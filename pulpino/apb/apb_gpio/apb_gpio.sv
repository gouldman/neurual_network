==> flow/design.v <==
module apb_gpio
#(
    parameter APB_ADDR_WIDTH = 12   
)
(
    input  logic                      HCLK,
    input  logic                      HRESETn,
    input  logic [APB_ADDR_WIDTH-1:0] PADDR,
    input  logic               [31:0] PWDATA,
    input  logic                      PWRITE,
    input  logic                      PSEL,
    input  logic                      PENABLE,
    output logic               [31:0] PRDATA,
    output logic                      PREADY,
    output logic                      PSLVERR,
    input  logic               [31:0] gpio_in,
    output logic               [31:0] gpio_in_sync,
    output logic               [31:0] gpio_out,
    output logic               [31:0] gpio_dir,
    output logic      [31:0]    [5:0] gpio_padcfg,
    output logic                      power_event,
    output logic                      interrupt
);
    logic [31:0] r_gpio_inten;
    logic [31:0] r_gpio_inttype0;
    logic [31:0] r_gpio_inttype1;
    logic [31:0] r_gpio_out;
    logic [31:0] r_gpio_dir;
    logic [31:0] r_gpio_sync0;
    logic [31:0] r_gpio_sync1;
    logic [31:0] r_gpio_in;
    logic [31:0] r_powerevent;
    logic [31:0] s_gpio_rise;
    logic [31:0] s_gpio_fall;
    logic [31:0] s_is_int_rise;
    logic [31:0] s_is_int_fall;
    logic [31:0] s_is_int_lev0;
    logic [31:0] s_is_int_lev1;
    logic [31:0] s_is_int_all;
    logic        s_rise_int;
    logic  [3:0] s_apb_addr;
    logic [31:0] r_status;
    assign s_apb_addr = PADDR[5:2];
    assign gpio_in_sync = r_gpio_sync1;
    assign s_gpio_rise = r_gpio_sync1 & ~r_gpio_in;  
    assign s_gpio_fall = ~r_gpio_sync1 & r_gpio_in;  
    assign s_is_int_rise =  r_gpio_inttype1 & ~r_gpio_inttype0 & s_gpio_rise;  
    assign s_is_int_fall =  r_gpio_inttype1 &  r_gpio_inttype0 & s_gpio_fall;  
    assign s_is_int_lev0 = ~r_gpio_inttype1 &  r_gpio_inttype0 & ~r_gpio_in;   
    assign s_is_int_lev1 = ~r_gpio_inttype1 & ~r_gpio_inttype0 &  r_gpio_in;   
    assign s_is_int_all  = r_gpio_inten & (s_is_int_rise | s_is_int_fall | s_is_int_lev0 | s_is_int_lev1);
    assign s_rise_int = |s_is_int_all;
    always_ff @(posedge HCLK, negedge HRESETn)
    begin
        if(~HRESETn)
        begin
            interrupt <= 1'b0;
            r_status  <=  'h0;
        end
        else
            if (!interrupt && s_rise_int )  
            begin
                interrupt <= 1'b1;
                r_status  <= s_is_int_all;
            end
            else if (interrupt && PSEL && PENABLE && !PWRITE && (s_apb_addr == 4'b0110))  
                 begin
                    interrupt <= 1'b0;
                    r_status  <=  'h0;
                 end
    end
    always_ff @(posedge HCLK, negedge HRESETn)
    begin
        if(~HRESETn)
        begin
            r_gpio_sync0    <= 'h0;
            r_gpio_sync1    <= 'h0;
            r_gpio_in       <= 'h0;
        end
        else 
        begin
            r_gpio_sync0    <= gpio_in;       
            r_gpio_sync1    <= r_gpio_sync0;
            r_gpio_in       <= r_gpio_sync1;  
        end
    end  
    always_ff @(posedge HCLK, negedge HRESETn) 
    begin
        if(~HRESETn) 
        begin
            r_gpio_inten    <=  '0;
            r_gpio_inttype0 <=  '0;
            r_gpio_inttype1 <=  '0;
            r_gpio_out      <=  '0;
            r_gpio_dir      <=  '0;
            r_powerevent    <=  '0;
            for (int i=0;i<32;i++)
                gpio_padcfg[i]  <=  6'b000010;  
        end
        else
        begin
            if (PSEL && PENABLE && PWRITE)
            begin
                case (s_apb_addr)
                4'b0000:
                    r_gpio_dir      <= PWDATA;
                4'b0010:
                    r_gpio_out      <= PWDATA;
                4'b0011:
                    r_gpio_inten    <= PWDATA;
                4'b0100:
                    r_gpio_inttype0 <= PWDATA;
                4'b0101:
                    r_gpio_inttype1 <= PWDATA;
                4'b0111:
                    r_powerevent    <= PWDATA;
                4'b1000:
                begin
                    gpio_padcfg[0]  <= PWDATA[5:0]  ;
                    gpio_padcfg[1]  <= PWDATA[13:8] ;
                    gpio_padcfg[2]  <= PWDATA[21:16];
                    gpio_padcfg[3]  <= PWDATA[29:24];
                end
                4'b1001:
                begin
                    gpio_padcfg[4]  <= PWDATA[5:0]  ;
                    gpio_padcfg[5]  <= PWDATA[13:8] ;
                    gpio_padcfg[6]  <= PWDATA[21:16];
                    gpio_padcfg[7]  <= PWDATA[29:24];
                end
                4'b1010:
                begin
                    gpio_padcfg[8]  <= PWDATA[5:0]  ;
                    gpio_padcfg[9]  <= PWDATA[13:8] ;
                    gpio_padcfg[10] <= PWDATA[21:16];
                    gpio_padcfg[11] <= PWDATA[29:24];
                end
                4'b1011:
                begin
                    gpio_padcfg[12] <= PWDATA[5:0]  ;
                    gpio_padcfg[13] <= PWDATA[13:8] ;
                    gpio_padcfg[14] <= PWDATA[21:16];
                    gpio_padcfg[15] <= PWDATA[29:24];
                end
                4'b1100:
                begin
                    gpio_padcfg[16] <= PWDATA[5:0]  ;
                    gpio_padcfg[17] <= PWDATA[13:8] ;
                    gpio_padcfg[18] <= PWDATA[21:16];
                    gpio_padcfg[19] <= PWDATA[29:24];
                end
                4'b1101:
                begin
                    gpio_padcfg[20] <= PWDATA[5:0]  ;
                    gpio_padcfg[21] <= PWDATA[13:8] ;
                    gpio_padcfg[22] <= PWDATA[21:16];
                    gpio_padcfg[23] <= PWDATA[29:24];
                end
                4'b1110:
                begin
                    gpio_padcfg[24] <= PWDATA[5:0]  ;
                    gpio_padcfg[25] <= PWDATA[13:8] ;
                    gpio_padcfg[26] <= PWDATA[21:16];
                    gpio_padcfg[27] <= PWDATA[29:24];
                end
                4'b1111:
                begin
                    gpio_padcfg[28]  <= PWDATA[5:0]  ;
                    gpio_padcfg[29]  <= PWDATA[13:8] ;
                    gpio_padcfg[30]  <= PWDATA[21:16];
                    gpio_padcfg[31]  <= PWDATA[29:24];
                end
                endcase
            end
        end
    end  
    always_comb
    begin
        case (s_apb_addr)
        4'b0000:
            PRDATA = r_gpio_dir;
        4'b0001:
            PRDATA = r_gpio_in;
        4'b0010:
            PRDATA = r_gpio_out;
        4'b0011:
            PRDATA = r_gpio_inten;
        4'b0100:
            PRDATA = r_gpio_inttype0;
        4'b0101:
            PRDATA = r_gpio_inttype1;
        4'b0110:
            PRDATA = r_status;
        4'b0111:
            PRDATA = r_powerevent;
        4'b1000:
            PRDATA = {2'b00,gpio_padcfg[3],2'b00,gpio_padcfg[2],2'b00,gpio_padcfg[1],2'b00,gpio_padcfg[0]};
        4'b1001:
            PRDATA = {2'b00,gpio_padcfg[7],2'b00,gpio_padcfg[6],2'b00,gpio_padcfg[5],2'b00,gpio_padcfg[4]};
        4'b1010:
            PRDATA = {2'b00,gpio_padcfg[11],2'b00,gpio_padcfg[10],2'b00,gpio_padcfg[9],2'b00,gpio_padcfg[8]};
        4'b1011:
            PRDATA = {2'b00,gpio_padcfg[15],2'b00,gpio_padcfg[14],2'b00,gpio_padcfg[13],2'b00,gpio_padcfg[12]};
        4'b1100:
            PRDATA = {2'b00,gpio_padcfg[19],2'b00,gpio_padcfg[18],2'b00,gpio_padcfg[17],2'b00,gpio_padcfg[16]};
        4'b1101:
            PRDATA = {2'b00,gpio_padcfg[23],2'b00,gpio_padcfg[22],2'b00,gpio_padcfg[21],2'b00,gpio_padcfg[20]};
        4'b1110:
            PRDATA = {2'b00,gpio_padcfg[27],2'b00,gpio_padcfg[26],2'b00,gpio_padcfg[25],2'b00,gpio_padcfg[24]};
        4'b1111:
            PRDATA = {2'b00,gpio_padcfg[31],2'b00,gpio_padcfg[30],2'b00,gpio_padcfg[29],2'b00,gpio_padcfg[28]};
        default:
            PRDATA = 'h0;
        endcase
    end
    always_comb
    begin
        power_event = 1'b0;
        for (int e=0;e<32;e++)
            if (r_powerevent[e] == 1'b1)
                power_event = gpio_in[e];
    end
    assign gpio_out = r_gpio_out;
    assign gpio_dir = r_gpio_dir;
    assign PREADY  = 1'b1;
    assign PSLVERR = 1'b0;
endmodule
== Tool chain data of apb_gpio ==
What the tools print for apb_gpio, step after step.
Lines are those of the file above, counted from 1.
Operators carry their Yosys type and port widths (W data, S select, Z words).
Cell names lack the library's common part.
A cell with - has no value.

* Top module: apb_gpio
* Clock port: HCLK
* Standard-cell library: sky130hd
* Timing corner: tt_025C_1v80

== Word-level counts ==
Yosys after proc, flatten, opt, wreduce and memory -nomap, before mapping. Memory bits, and registers merged into a memory's read port (data or address), are not among the register bits. Print and check cells are not counted. Equal cells are merged and count once.

* Register bits after elaboration: 513
* Bits of input ports: 81
* Output and inout bits: 324
* Elaborated cells: 139

* Eq/ne operators: 15
* Muxes and demuxes: 37
* Bitwise logic cells: 18
* Reduce/logical cells: 26

{| class="wikitable"
|+ Operators by type and width
! cell !! number
|-
| $pmux W32 S16 || 1
|-
| $and A32 B32 Y32 || 11
|-
| $not A32 Y32 || 4
|-
| $or A32 B32 Y32 || 3
|-
| $mux W32 || 2
|-
| $mux W1 || 34
|-
| $reduce_or A32 Y1 || 1
|-
| $eq A4 B4 Y1 const B || 8
|-
| $reduce_and A2 Y1 || 14
|-
| $eq A4 B3 Y1 const B || 4
|-
| $eq A4 B2 Y1 const B || 2
|-
| $logic_and A1 B1 Y1 || 7
|-
| $eq A4 B1 Y1 const B || 1
|-
| $logic_not A4 Y1 || 1
|-
| $logic_not A1 Y1 || 2
|-
| $reduce_bool A2 Y1 || 1
|}

== Logic depth ==
Depth = most cells in a row (Yosys ltp): at word level without a register or memory, in the mapped netlist without a sequential cell, where the memories' decode and read muxes count.

* Depth after elaboration: 32
* ABC_AREA: 0
* Gate-level depth with buffers: 10
* Gate-level depth less buffers: 6

== After synthesis ==
Yosys stat after the flow's synthesis: flattened, memories mapped to cells. It holds for the ABC_AREA given above (unset counts as 0); a run with the other value may have another netlist.

* Standard cells after synthesis: 1821
* Chip area (Yosys): 0.0230796 mm²
* Area of sequential cells: 0.0128774 mm²
* Flip-flop cells: 513
* Buffers: 125

{| class="wikitable"
|+ Cells by type
! cell !! number !! total area (µm²)
|-
| dfrtp_1 || 481 || 1.2E+04
|-
| mux2_1 || 369 || 4.16E+03
|-
| dfstp_2 || 32 || 840.806
|-
| a22oi_1 || 83 || 623.098
|-
| nand2_1 || 117 || 439.171
|-
| mux2i_1 || 42 || 420.403
|-
| buf_2 || 53 || 265.254
|-
| a222oi_1 || 26 || 260.25
|-
| and3b_1 || 25 || 218.96
|-
| nor2_1 || 56 || 210.202
|-
| o211ai_1 || 28 || 210.202
|-
| nand3b_1 || 27 || 202.694
|-
| a32oi_1 || 21 || 183.926
|-
| clkbuf_1 || 49 || 183.926
|-
| nand3_1 || 36 || 180.173
|-
| a22o_1 || 19 || 166.41
|-
| a21oi_1 || 32 || 160.154
|-
| a221oi_1 || 18 || 157.651
|}

Other cell types: 51; their cells: 307.

== Path before layout ==
Source: OpenSTA report_checks on the synthesized netlist (no wires, ideal clock, input and output delay 20% of the period each), path of least setup slack; recovery checks are left aside. Register names are those of the netlist, which keeps one name where synthesis merged equal registers.

* Path kind: in2out
* From: input PADDR[2]
* To: output PRDATA[0]
* Period: 3.94 ns
* Input delay: 0.788 ns
* Output delay: 0.788 ns
* Time at the first pin: 0.788 ns
* Arrival: 2.327 ns
* Data required time: 3.152 ns
* Slack: 0.825 ns
* Path delay: 1.539 ns
* Stages: 9
* Buffers on the path: 3
* Period reached after synthesis: 3.115 ns

"path delay" is the arrival time less input delay plus setup time.
At an output port there is no setup time.
"stages": output pins that drive a net of the path, with the launching flip-flop's if there is one; two outputs of one cell count as two.
"period reached after synthesis" = period - worst setup slack (recovery checks aside). The figure is calculated, with input and output delays left at 20% of the set period.
Between the ends stands the longest chain of elaborated cells between them, by number of cells; it is not shown to be the way that was timed. Of several equally long chains one is given.
A line is the first line of the expression or statement that the cell stems from. Yosys adds cells for indexed reads and writes and turns some case tables into memories.

* Cells stage by stage: buf_2 -> nand2b_1 -> buf_2 -> nor3_2 -> clkbuf_1 -> a22oi_1 -> nand2_1 -> a21oi_1 -> a31oi_1
* Length of the longest elaborated chain: 2
* Elaborated cells between the ends (all ways): 17
* Those cells by class: 15 x eq/ne; 1 x mux; 1 x reduce/logical

{| class="wikitable"
|+ RTL lines, path post-synthesis
! what !! line !! source
|-
| start: declaration || 8 || <nowiki>input  logic [APB_ADDR_WIDTH-1:0] PADDR,</nowiki>
|-
| $eq A4 B4 Y1 || 179 || <nowiki>case (s_apb_addr)</nowiki>
|-
| $pmux W32 S16 || 179 ||
|-
| end: declaration || 13 || <nowiki>output logic               [31:0] PRDATA,</nowiki>
|}

Lab notebook: apb_gpio

apb_gpio through Yosys and OpenROAD on sky130hd: 2 stored runs, unordered, with their settings. The constraints put input and output delay at 20% of the set period each and load the outputs with 0.01 pF.

=== Stored run 1 ===
{| class="wikitable"
! Setting !! Value
|-
| period_ns || 2.12
|-
| CORE_UTILIZATION || 62
|-
| PLACE_DENSITY || 0.92
|-
| CORE_ASPECT_RATIO || 0.69
|-
| CELL_PAD_IN_SITES_GLOBAL_PLACEMENT || 2
|-
| GPL_ROUTABILITY_DRIVEN || 1
|-
| CTS_CLUSTER_SIZE || 20
|-
| CAP_MARGIN || 5
|-
| MIN_ROUTING_LAYER || met2
|-
| CORE_MARGIN || 2
|-
| SLEW_MARGIN || 20
|}
Incomplete, placement halted on GPL-0301.

=== Stored run 2 ===
{| class="wikitable"
! Setting !! Value
|-
| period_ns || 2.37
|-
| CORE_UTILIZATION || 50
|-
| SETUP_SLACK_MARGIN || 0.14
|-
| PLACE_DENSITY_LB_ADDON || 0.11
|-
| CELL_PAD_IN_SITES_DETAIL_PLACEMENT || 1
|-
| TNS_END_PERCENT || 55
|-
| GPL_TIMING_DRIVEN || 0
|-
| CTS_CLUSTER_DIAMETER || 267
|-
| CAP_MARGIN || 20
|-
| CORE_MARGIN || 2
|-
| SLEW_MARGIN || 20
|}
Incomplete, routing halted on ODB-0269.
