==> flow/design.v <==
module spi_master_apb_if
#(
    parameter BUFFER_DEPTH   = 10,
    parameter APB_ADDR_WIDTH = 12,   
    parameter LOG_BUFFER_DEPTH = ((BUFFER_DEPTH) < ( 1 ) ? 0 : (BUFFER_DEPTH) < ( 2 ) ? 1 : (BUFFER_DEPTH) < ( 4 ) ? 2 : (BUFFER_DEPTH) < ( 8 ) ? 3 : (BUFFER_DEPTH) < ( 16 )  ? 4 : (BUFFER_DEPTH) < ( 32 )  ? 5 : (BUFFER_DEPTH) < ( 64 )  ? 6 : (BUFFER_DEPTH) < ( 128 ) ? 7 : (BUFFER_DEPTH) < ( 256 ) ? 8 : (BUFFER_DEPTH) < ( 512 ) ? 9 : (BUFFER_DEPTH) < ( 1024 ) ? 10 : (BUFFER_DEPTH) < ( 2048 ) ? 11 : (BUFFER_DEPTH) < ( 4096 ) ? 12 : (BUFFER_DEPTH) < ( 8192 ) ? 13 : (BUFFER_DEPTH) < ( 16384 ) ? 14 : (BUFFER_DEPTH) < ( 32768 ) ? 15 : (BUFFER_DEPTH) < ( 65536 ) ? 16 : (BUFFER_DEPTH) < ( 131072 ) ? 17 : (BUFFER_DEPTH) < ( 262144 ) ? 18 : (BUFFER_DEPTH) < ( 524288 ) ? 19 : (BUFFER_DEPTH) < ( 1048576 ) ? 20 : (BUFFER_DEPTH) < ( 1048576 * 2 ) ? 21 : (BUFFER_DEPTH) < ( 1048576 * 4 ) ? 22 : (BUFFER_DEPTH) < ( 1048576 * 8 ) ? 23 : (BUFFER_DEPTH) < ( 1048576 * 16 ) ? 24 : 25)
)
(
    input  logic                      HCLK,
    input  logic                      HRESETn,
    input  logic [APB_ADDR_WIDTH-1:0] PADDR,
    input  logic               [31:0] PWDATA,
    input  logic                      PWRITE,
    input  logic                      PSEL,
    input  logic                      PENABLE,
    output logic               [31:0] PRDATA,
    output logic                      PREADY,
    output logic                      PSLVERR,
    output logic                [7:0] spi_clk_div,
    output logic                      spi_clk_div_valid,
    input  logic               [31:0] spi_status,
    output logic               [31:0] spi_addr,
    output logic                [5:0] spi_addr_len,
    output logic               [31:0] spi_cmd,
    output logic                [5:0] spi_cmd_len,
    output logic                [3:0] spi_csreg,
    output logic               [15:0] spi_data_len,
    output logic               [15:0] spi_dummy_rd,
    output logic               [15:0] spi_dummy_wr,
    output logic [LOG_BUFFER_DEPTH:0] spi_int_th_tx,
    output logic [LOG_BUFFER_DEPTH:0] spi_int_th_rx,
    output logic [LOG_BUFFER_DEPTH:0] spi_int_cnt_tx,
    output logic [LOG_BUFFER_DEPTH:0] spi_int_cnt_rx,
    output logic                      spi_int_en,
    output logic                      spi_int_cnt_en,
    output logic                      spi_int_rd_sta,
    output logic                      spi_swrst,
    output logic                      spi_rd,
    output logic                      spi_wr,
    output logic                      spi_qrd,
    output logic                      spi_qwr,
    output logic               [31:0] spi_data_tx,
    output logic                      spi_data_tx_valid,
    input  logic                      spi_data_tx_ready,
    input  logic               [31:0] spi_data_rx,
    input  logic                      spi_data_rx_valid,
    output logic                      spi_data_rx_ready
);
    logic [3:0] write_address;
    logic [3:0] read_address;
    assign write_address = PADDR[5:2];
    assign read_address  = PADDR[5:2];
    assign PSLVERR = 1'b0;
    assign PREADY  = 1'b1;
    assign spi_int_rd_sta = PSEL & PENABLE & ~PWRITE & (read_address  == 4'b1010);
    always @( posedge HCLK or negedge HRESETn )
    begin
        if ( HRESETn == 1'b0 )
        begin
            spi_swrst         <= 1'b0;
            spi_rd            <= 1'b0;
            spi_wr            <= 1'b0;
            spi_qrd           <= 1'b0;
            spi_qwr           <= 1'b0;
            spi_clk_div_valid <= 1'b0; 
            spi_clk_div       <=  '0;
            spi_cmd           <=  '0;
            spi_addr          <=  '0;
            spi_cmd_len       <=  '0;
            spi_addr_len      <=  '0;
            spi_data_len      <=  '0;
            spi_dummy_rd      <=  '0;
            spi_dummy_wr      <=  '0;
            spi_csreg         <=  '0;
            spi_int_th_tx     <=  '0;
            spi_int_th_rx     <=  '0;
            spi_int_cnt_tx    <=  '0;
            spi_int_cnt_rx    <=  '0;
            spi_int_cnt_en    <= 1'b0; 
            spi_int_en        <= 1'b0; 
        end
        else  if (PSEL && PENABLE && PWRITE)
              begin
                  spi_swrst         <= 1'b0;
                  spi_rd            <= 1'b0;
                  spi_wr            <= 1'b0;
                  spi_qrd           <= 1'b0;
                  spi_qwr           <= 1'b0;
                  spi_clk_div_valid <= 1'b0;
                  case(write_address)
                  4'b0000:
                  begin
                      spi_rd    <= PWDATA[0];
                      spi_wr    <= PWDATA[1];
                      spi_qrd   <= PWDATA[2];
                      spi_qwr   <= PWDATA[3];
                      spi_swrst <= PWDATA[4];
                      spi_csreg <= PWDATA[11:8];
                  end
                  4'b0001:
                  begin
                      spi_clk_div       <= PWDATA[7:0];
                      spi_clk_div_valid <= 1'b1;
                  end
                  4'b0010:
                      spi_cmd <= PWDATA;
                  4'b0011:
                      spi_addr <= PWDATA;
                  4'b0100:
                  begin
                      spi_cmd_len        <= PWDATA[5:0];
                      spi_addr_len       <= PWDATA[13:8];
                      spi_data_len[7:0]  <= PWDATA[23:16];
                      spi_data_len[15:8] <= PWDATA[31:24];
                  end
                  4'b0101:
                  begin
                      spi_dummy_rd[7:0]  <= PWDATA[7:0];
                      spi_dummy_rd[15:8] <= PWDATA[15:8];
                      spi_dummy_wr[7:0]  <= PWDATA[23:16];
                      spi_dummy_wr[15:8] <= PWDATA[31:24];
                  end
                  4'b1001:
                  begin
                      spi_int_th_tx  <= PWDATA[     LOG_BUFFER_DEPTH: 0];
                      spi_int_th_rx  <= PWDATA[ 8 + LOG_BUFFER_DEPTH: 8];
                      spi_int_cnt_tx <= PWDATA[16 + LOG_BUFFER_DEPTH:16];
                      spi_int_cnt_rx <= PWDATA[24 + LOG_BUFFER_DEPTH:24];
                      spi_int_cnt_en <= PWDATA[30];
                      spi_int_en     <= PWDATA[31];
                  end
                  endcase
              end
              else
              begin
                  spi_swrst         <= 1'b0;
                  spi_rd            <= 1'b0;
                  spi_wr            <= 1'b0;
                  spi_qrd           <= 1'b0;
                  spi_qwr           <= 1'b0;
                  spi_clk_div_valid <= 1'b0;
              end
    end  
  always_comb
    begin
      case(read_address)
        4'b0000:
            PRDATA = spi_status;
        4'b0001:
            PRDATA = {24'h00_0000,spi_clk_div};
        4'b0010:
            PRDATA = spi_cmd;
        4'b0011:
            PRDATA = spi_addr;
        4'b0100:
            PRDATA = {spi_data_len,2'b00,spi_addr_len,2'b00,spi_cmd_len};
        4'b0101:
            PRDATA = {spi_dummy_wr,spi_dummy_rd};
        4'b1000:
            PRDATA = spi_data_rx;
        4'b1001:
        begin
            PRDATA                           = '0;
            PRDATA[     LOG_BUFFER_DEPTH: 0] = spi_int_th_tx;
            PRDATA[ 8 + LOG_BUFFER_DEPTH: 8] = spi_int_th_rx;
            PRDATA[16 + LOG_BUFFER_DEPTH:16] = spi_int_cnt_tx;
            PRDATA[24 + LOG_BUFFER_DEPTH:24] = spi_int_cnt_rx;
            PRDATA[30]                       = spi_int_cnt_en;
            PRDATA[31]                       = spi_int_en;
        end
        default:
            PRDATA = '0;
      endcase
    end  
    assign spi_data_tx       = PWDATA;
    assign spi_data_tx_valid = PSEL & PENABLE &  PWRITE & (write_address == 4'b0110);
    assign spi_data_rx_ready = PSEL & PENABLE & ~PWRITE & (read_address  == 4'b1000);
endmodule
== Tool chain data of spi_master_apb_if ==
Tool output for the design above, in the order of the flow.
Line numbers count from 1 in the design file above.
Library cell names are shortened.
The mark n/a stands for no value.
Set-up
  design top: spi_master_apb_if
  clock input: HCLK
  standard-cell library: sky130hd
  timing corner: tt_025C_1v80

== Word-level counts ==
Source: Yosys, flattened and elaborated, memories not mapped. Widths are those after wreduce. Registers that Yosys merges into a memory's read port (data or address) are not register bits. Print and check cells do not count. Equal cells are merged and count once.
Operators by class
  equal/unequal tests: 9
  multiplexer cells: 22
  bitwise gates (word level): 7
  reductions and logical operators: 10
Operators with widths (number)
  5-bit case mux with 7-bit select: 3
  5-bit case mux with 8-bit select: 1
  3-bit case mux with 6-bit select: 2
  3-bit case mux with 7-bit select: 1
  2-bit AND reduction: 7
  1-bit case mux with 7-bit select: 2
  4-bit by 3-bit equality test with 1-bit output with constant B: 3
  4-bit equality test with constant B: 3
  1-bit 2-to-1 mux: 12
  4-bit by 2-bit equality test with 1-bit output with constant B: 2
  1-bit bitwise AND: 6
  1-bit case mux with 6-bit select: 1
  4-bit by 1-bit equality test with 1-bit output with constant B: 1
  4-bit logical NOT: 1
  1-bit logical AND: 2
  1-bit NOT: 1
Bit counts
  bits in registers: 164
  input bits: 115
  output and inout port bits: 233
  cells after elaboration: 72

== Depth ==
Yosys ltp: most cells in a row. Word level: on the elaborated netlist, between registers, memories and ports. Mapped: between sequential cells and ports; inverters and the memories' decode and read muxes count.
Depth
  word-level depth: 3
  ABC_AREA: 0
  gate-level depth with buffers: 7
  gate-level depth less buffers: 3

== After synthesis ==
The flow's flattened synthesis, as Yosys stat reports it; memories are mapped. The netlist is that of the ABC_AREA named above (0 if unset); the other value can give another one.
Cells by type (number)
  dfrtp_1: 164
  mux2_2: 136
  mux2_4: 22
  a22oi_1: 40
  mux2i_1: 28
  buf_4: 34
  nand3b_1: 27
  a2bb2oi_1: 19
  o221ai_1: 17
  buf_6: 10
  buf_2: 17
  clkbuf_1: 22
  a21oi_1: 12
  nand2_1: 15
  o211ai_1: 7
  mux2_1: 4
  nor3_1: 8
  nand2b_1: 6
Not listed: further types 29, cells in them 70.
Synthesis totals
  cell count: 658
  mapped area: 8364.3 µm²
  area of sequential cells: 4103.9 µm²
  mapped flip-flops: 164
  buffers: 89

== Path before layout ==
OpenSTA on the mapped netlist: ideal clock, no wires. The path of least setup slack (recovery checks aside). Input and output delay are each 20% of the period. Register names are those of the netlist, which keeps one name where synthesis merged equal registers.
Path after synthesis
  kind: input -> output
  from: in PADDR[3]
  to: out PRDATA[13]
  period: 3.37 ns
  output delay: 0.674 ns
  time at the first pin: 0.674 ns
  arrival time: 2.026 ns
  required time: 2.696 ns
  slack: 0.670 ns
  delay of the path: 1.352 ns
  stages on the path: 6
  buffers on the path: 3
  period reached after synthesis: 2.7 ns
"delay of the path" = arrival - input delay + setup time.
A path that ends at an output port has no setup time.
"stages on the path": output pins that drive a net of the path, with the launching flip-flop's if there is one; two outputs of one cell count as two.
"period reached after synthesis" = period - worst setup slack (recovery checks aside). The figure is calculated, with input and output delays left at 20% of the set period.
The rows between start and end are the longest chain of elaborated cells between them; the timing report does not say that the signal goes this way. Where chains are equally long, one stands for them.
Each line given opens the expression or statement behind the cell; cells for indexed reads and writes are added by Yosys, which also makes memories of some case tables.
On the way, after synthesis
  path through: buf_6 -> clkbuf_1 -> clkbuf_1 -> nand3b_1 -> o21a_1 -> o311ai_0
  cells in the longest elaborated chain: 2
Ends and longest elaborated chain, after synthesis
  start, declared: RTL line 10  | input  logic [APB_ADDR_WIDTH-1:0] PADDR,
  4-bit equality test: RTL line 145  | case(read_address)
  3-bit case mux with 6-bit select: RTL line 145
  end, declared: RTL line 15  | output logic               [31:0] PRDATA,

== Worst path after layout ==
From the final timing report of record 2: the path of least setup slack in the routed layout; clock arrival at registers is part of the times.
Path post-layout
  kind: input -> output
  from: in PADDR[3]
  to: out PRDATA[1]
  period: 1.92 ns
  output delay: 0.38 ns
  time at the first pin: 0.38 ns
  arrival time: 1.85 ns
  required time: 1.54 ns
  slack: -0.31 ns
  stages on the path: 9
  buffers on the path: 6
The rows between start and end are the longest chain of elaborated cells between them; the timing report does not say that the signal goes this way. Where chains are equally long, one stands for them.
On the way, post-layout
  path through: buf_8 -> buf_8 -> buf_8 -> buf_12 -> buf_16 -> nand3b_1 -> a21oi_2 -> or4_4 -> buf_6
  cells in the longest elaborated chain: 2
Ends and longest elaborated chain, post-layout
  start, declared: RTL line 10  | input  logic [APB_ADDR_WIDTH-1:0] PADDR,
  4-bit equality test: RTL line 145  | case(read_address)
  5-bit case mux with 8-bit select: RTL line 145
  end, declared: RTL line 15  | output logic               [31:0] PRDATA,

# Flow runs of spi_master_apb_if

Stored flow runs of spi_master_apb_if (2 of them; Yosys, OpenROAD, sky130hd). They differ in their settings and are not a sequence. Constraints: input delay and output delay 20% of the set period each, output load 0.01 pF.
"achieved clock period (ns)" = clock period - worst setup slack. The figure is calculated, with input and output delays left at 20% of the set period.
"worst setup path time (ns)" = time allowed to the worst setup path (clock period - input delay - output delay, where it has them) - its slack; a late launch clock adds to it, a late capture clock takes from it.
"finish__power__total" rests on the timing tool's default activity at the inputs, not on a simulated workload.

Flow files of record 1
==> flow/run.sh <==
#!/bin/bash
# the make line also repeats the synthesis and layout settings of config.mk as NAME=value (left out here)
make -C /OpenROAD-flow-scripts/flow DESIGN_CONFIG=/design/flow/config.mk WORK_HOME=/design/flow/orfs CLKGATE_MAP_FILE= finish
==> flow/config.mk <==
export PLATFORM = sky130hd
export DESIGN_NAME = spi_master_apb_if
export DESIGN_NICKNAME = spi_master_apb_if
export VERILOG_FILES = /design/flow/design.v
export SDC_FILE = /design/flow/constraint.sdc
export NUM_CORES = 4
export LEC_CHECK = 0
export ABC_AREA = 1
export CAP_MARGIN = 40
export CELL_PAD_IN_SITES_DETAIL_PLACEMENT = 1
export CORE_MARGIN = 2
export CORE_UTILIZATION = 48
export CTS_CLUSTER_SIZE = 36
export PLACE_DENSITY_LB_ADDON = 0.08
export SETUP_SLACK_MARGIN = 0.27
export SLEW_MARGIN = 20
==> flow/constraint.sdc <==
create_clock -name core_clock -period 3.07 [get_ports {HCLK}]
set_input_delay 0.6140 -clock core_clock [delete_from_list [all_inputs] [get_ports {HCLK}]]
set_output_delay 0.6140 -clock core_clock [all_outputs]
set_load 0.01 [all_outputs]

report of record 1: did not finish, cts, DPL-0033

Flow files of record 2
==> flow/run.sh <==
#!/bin/bash
# the make line also repeats the synthesis and layout settings of config.mk as NAME=value (left out here)
make -C /OpenROAD-flow-scripts/flow DESIGN_CONFIG=/design/flow/config.mk WORK_HOME=/design/flow/orfs CLKGATE_MAP_FILE= finish
==> flow/config.mk <==
export PLATFORM = sky130hd
export DESIGN_NAME = spi_master_apb_if
export DESIGN_NICKNAME = spi_master_apb_if
export VERILOG_FILES = /design/flow/design.v
export SDC_FILE = /design/flow/constraint.sdc
export NUM_CORES = 4
export LEC_CHECK = 0
export ABC_AREA = 0
export CAP_MARGIN = 25
export CELL_PAD_IN_SITES_DETAIL_PLACEMENT = 0
export CORE_MARGIN = 9
export CORE_UTILIZATION = 42
export GPL_ROUTABILITY_DRIVEN = 1
export GPL_TIMING_DRIVEN = 1
export MAX_ROUTING_LAYER = met5
export PLACE_DENSITY_LB_ADDON = 0.03
export SETUP_SLACK_MARGIN = 0.28
export SLEW_MARGIN = 20
export TNS_END_PERCENT = 15
==> flow/constraint.sdc <==
create_clock -name core_clock -period 1.92 [get_ports {HCLK}]
set_input_delay 0.3840 -clock core_clock [delete_from_list [all_inputs] [get_ports {HCLK}]]
set_output_delay 0.3840 -clock core_clock [all_outputs]
set_load 0.01 [all_outputs]

report of record 2
yosys chip area after synthesis (um^2): 8364.3
finish__design__die__area: 25319.2
finish__design__instance__area__stdcell: 15200.8
finish__design__instance__utilization: 0.7785
finish__timing__setup__ws: -0.312
finish__timing__setup__tns: -14.192
finish__timing__hold__ws: 0.426
finish__power__total: 1.092e-02
achieved clock period (ns): 2.232
worst setup path time (ns): 1.46
worst setup path kind: input -> output
